==> flow/design.v <==
module RCA_16b_final(clk, reset, cin, iso, ret, pse, a,b,s, cout);
  input clk;
  input reset;
  input cin;
  input iso;
  input ret;
  input pse;
  input [15:0] a,b; 
  output reg [15:0] s;
  output reg cout;
always@(posedge clk)
{cout, s} <= a+b+cin;
endmodule
module RCA_32b_final(clk, reset, cin, pwr_sig,  a,b,s);
  input clk;
  input reset;
  input cin;
  input pwr_sig;
  input [31:0] a,b;
  output [32:0]s; 
  wire cout_lsb;
  wire iso;
  wire ret;
  wire pse;
  wire iso1;
  wire ret1;
  wire pse1;
  RCA_16b_final lsb_rca(.clk(clk), .reset(reset), .cin(cin), .iso(iso1), .ret(
                ret1), .pse(pse1), .a(a[15:0]), .b(b[15:0]),.s(s[15:0]),.cout(cout_lsb));
  RCA_16b_final msb_rca(.clk(clk), .reset(reset), .cin(cout_lsb), .iso(iso), .ret(
                ret), .pse(pse), .a(a[31:16]), .b(b[31:16]),.s(s[31:16]),.cout(s[32]));
  powercontrol_final pwr_ctrl(.clk(clk), .reset(reset), .pwr_sig(pwr_sig), .pse(pse),.pse1(pse1), .iso(iso), .iso1(iso1), .ret(ret), .ret1(ret1));
endmodule
module powercontrol_final(clk, reset, pwr_sig, pse, iso, ret, pse1, iso1, ret1);
  input clk;
  input reset;
  input pwr_sig;
  output reg pse;
  output reg iso;
  output reg ret;
  output reg pse1;
  output reg iso1;
  output reg ret1;
  always @(posedge clk)
begin 
      iso1 <= 1'b0;
      ret1 <= 1'b0;
      pse1 <= 1'b1;
   if (reset) begin
      iso <= 1'b0;
      ret <= 1'b0;
      pse <= 1'b1;      
     end else if (!reset) begin
	if (pwr_sig == 1) begin
	iso <= 1'b1;
        ret <= iso;
        pse <= !ret;
        end
        if (pwr_sig == 0) begin
       	pse <= 1'b1;
        ret <= !pse;
        iso <= ret;
        end
    end
end
endmodule
==> Reports on RCA_32b_final <==
The steps from the RTL of RCA_32b_final to its reports follow in flow order.
Line numbers count from 1 in the design file above.
Cell names lack the library's common part.
{ "design": {"design": "RCA_32b_final", "clock_port": "clk", "library": "sky130hd", "lib_corner": "tt_025C_1v80"} }

==> Elaborated design <==
Yosys after proc, flatten, opt, wreduce and memory -nomap, before mapping. Enables and synchronous resets that opt folds into registers are not counted as muxes. Memory bits, and registers merged into a memory's read port (data or address), are not among the register bits. Print and check cells are not counted. Equal cells are merged and count once.
{ "op_classes": {"add_sub_neg": 4} }
{ "ops": {"columns": ["operator", "n"], "rows": [
  ["adder 16 x 16 -> 17 bit", 2],
  ["adder 17 x 1 -> 17 bit", 2]
]} }
{ "bits": {"register_bits": 34, "inputBits": 68, "out_inout_bits": 33, "wordCells": 8} }

==> Depth <==
Yosys ltp: most cells in a row. Word level: on the elaborated netlist, between registers, memories and ports. Mapped: between sequential cells and ports; inverters and the memories' decode and read muxes count.
{ "depth": {"ltp_word": 2, "abc_area": 0, "mapped_depth": 8, "ltp_nobuf": 8} }

==> Synthesis result <==
Source: synth_stat.txt of the flow (Yosys; design flattened, memories mapped). It holds for the ABC_AREA given above (unset counts as 0); a run with the other value may have another netlist.
The area totals of this step are shown rounded.
{ "synth_totals": {"cell_count": 241, "synth_area_um2": 2200, "seq_area_um2": 681, "ffs": 34, "n_buf": 7} }
{ "types": {"columns": ["cell", "n", "area_total_um2"], "rows": [
  ["dfxtp_1", 34, 680.653],
  ["ha_1", 30, 375.36],
  ["xnor2_1", 16, 140.134],
  ["a21oi_1", 23, 115.11],
  ["a21o_1", 14, 105.101],
  ["fa_1", 4, 80.077],
  ["xor2_1", 8, 70.067],
  ["o21ai_0", 12, 60.058],
  ["nand2_1", 13, 48.797],
  ["nor2_1", 13, 48.797],
  ["a211oi_1", 5, 37.536],
  ["nand4_1", 6, 37.536],
  ["inv_1", 9, 33.782],
  ["o21ai_1", 6, 30.029],
  ["a311oi_1", 3, 26.275],
  ["nor2b_1", 4, 25.024],
  ["clkbuf_1", 6, 22.522],
  ["a311o_1", 2, 20.019]
]} }
Other cell types: 24; their cells: 33.
By module: a second synthesis without flattening, with its own total; a netlist apart from the flattened one above.
{ "hier_totals": {"cells_unflattened": 236, "hier_area_um2": 2300} }
Rows give one instance, submodules left out.
{ "by_module": {"columns": ["mod", "n_inst", "cells", "mod_area_um2", "mod_seq_area_um2"], "rows": [
  ["RCA_16b_final", 2, 111, 1090, 340],
  ["powercontrol_final", 1, 14, 124, 60.1],
  ["RCA_32b_final", 1, 0, 0.0, 0.0]
]} }

==> Timing after synthesis <==
OpenSTA on the mapped netlist: ideal clock, no wires. The path of least setup slack (recovery checks aside). Input and output delay are each 20% of the period. Register names are those of the netlist, which keeps one name where synthesis merged equal registers.
{ "synth_timing": {"kind": "input to register", "from": "input port a[0]", "to": "register lsb_rca.cout", "clock_period_ps": 4060, "in_delay_ps": 812, "setup_ps": 114, "t_first_pin_ps": 812, "arrival_time_ps": 2763, "slack_ps": 1183, "path_delay_ps": 2065, "path_stages": 8, "synth_period_reached_ps": 2877} }
"path_delay_ps" = arrival - input delay + setup time.
"path_stages": output pins that drive a net of the path, with the launching flip-flop's if there is one; two outputs of one cell count as two.
"synth_period_reached_ps" is the clock period less the worst setup slack; recovery checks do not enter. This is arithmetic on one report: input and output delays are still those of the set period (20% each).
The rows between start and end are the longest chain of elaborated cells between them; the timing report does not say that the signal goes this way. Where chains are equally long, one stands for them.
A line is the first line of the expression or statement that the cell stems from. Yosys adds cells for indexed reads and writes and turns some case tables into memories.
{ "synth_via": {"cell_sequence": "fa_1 > fa_1 > a211oi_1 > o211ai_1 > nand4_1 > o21ai_1 > a221o_1 > a21o_1", "elab_chain_len": 2, "cells_between": 2} }
{ "synth_lines": {"columns": ["item", "line_no", "text"], "rows": [
  ["from (decl)", 19, "input [31:0] a,b;"],
  ["adder 16 x 16 -> 17 bit", 12, "{cout, s} <= a+b+cin;"],
  ["adder 17 x 1 -> 17 bit", 12, null],
  ["to (decl)", 10, "output reg cout;"]
]} }

==> Timing after layout <==
Path of least setup slack in the final report of stored run 1 (OpenROAD, finished layout, wires in). Where an end is a register, its clock arrival counts in the times.
The report prints the path's times to 10 ps; the period is as set.
{ "layout_timing": {"kind": "input to register", "from": "input port b[2]", "to": "register lsb_rca.s[15]", "clock_period_ps": 2730, "in_delay_ps": 550, "setup_ps": 100, "t_first_pin_ps": 550, "arrival_time_ps": 2610, "slack_ps": 290, "path_stages": 7} }
The rows between start and end are the longest chain of elaborated cells between them; the timing report does not say that the signal goes this way. Where chains are equally long, one stands for them.
{ "layout_via": {"cell_sequence": "clkdlybuf4s50_1 > ha_4 > nor2b_1 > a311o_1 > a311o_1 > o31a_1 > xor2_1", "elab_chain_len": 2, "cells_between": 2} }
{ "layout_lines": {"columns": ["item", "line_no", "text"], "rows": [
  ["from (decl)", 19, "input [31:0] a,b;"],
  ["adder 16 x 16 -> 17 bit", 12, "{cout, s} <= a+b+cin;"],
  ["adder 17 x 1 -> 17 bit", 12, null],
  ["to (decl)", 9, "output reg [15:0] s;"]
]} }

--- measured runs ---
Module RCA_32b_final, platform sky130hd: 2 stored runs of the flow (Yosys, OpenROAD) with differing settings, in no particular order. Input and output delays are each 20% of the period that was set; the output load is 0.01 pF.
"timing.achieved_period_ps": clock period set for the run, less the worst setup slack. It is reckoned from that one timing run; input and output delays stay at 20% of the period that was set.
"worst_setup_path_time_ps" is the time allowed to the run's worst setup path (the clock period less input and output delay, where it has them) less its slack. Clock arrival times count: a late capture clock shortens it, a late launch clock lengthens it.
"power_total_uw": no workload was simulated; the value follows from the tool's default switching activity.
"worst_setup_path_time_ps" is known to 10 ps.
Values from the reports are rounded here.
[
  {
    "run": "stored run 1",
    "settings": { "period_ns": 2.73, "CORE_UTILIZATION": 38, "SETUP_SLACK_MARGIN": 0.34, "PLACE_DENSITY": 0.75, "CORE_ASPECT_RATIO": 1.62, "TNS_END_PERCENT": 10, "GPL_ROUTABILITY_DRIVEN": 1, "CTS_CLUSTER_SIZE": 60, "CAP_MARGIN": 15, "SLEW_MARGIN": 15, "MIN_ROUTING_LAYER": "met2", "MAX_ROUTING_LAYER": "met5", "CORE_MARGIN": 2 },
    "results": { "hold_worst_slack_ps": 552, "synthesis_area_um2": 2200, "power_total_uw": 1910, "worst_setup_path_time_ps": 1890, "worstPathKind": "input to register", "die_area_um2": 6440, "setup_worst_slack_ps": 294, "cell_area_final_um2": 3570, "timing.achieved_period_ps": 2436, "setup_tns_ps": 0 }
  },
  {
    "run": "stored run 2",
    "settings": { "period_ns": 2.37, "CORE_UTILIZATION": 41, "PLACE_DENSITY_LB_ADDON": 0.16, "CORE_ASPECT_RATIO": 0.9, "CORE_MARGIN": 9, "CELL_PAD_IN_SITES_GLOBAL_PLACEMENT": 1, "GPL_TIMING_DRIVEN": 0, "GPL_ROUTABILITY_DRIVEN": 1, "CTS_CLUSTER_SIZE": 16, "CTS_CLUSTER_DIAMETER": 132, "SLEW_MARGIN": 10, "CAP_MARGIN": 20 },
    "results": { "hold_worst_slack_ps": 497, "synthesis_area_um2": 2200, "power_total_uw": 2130, "worst_setup_path_time_ps": 1860, "worstPathKind": "input to register", "die_area_um2": 8340, "setup_worst_slack_ps": 37, "cell_area_final_um2": 3620, "timing.achieved_period_ps": 2333, "setup_tns_ps": 0 }
  }
]
--- end ---
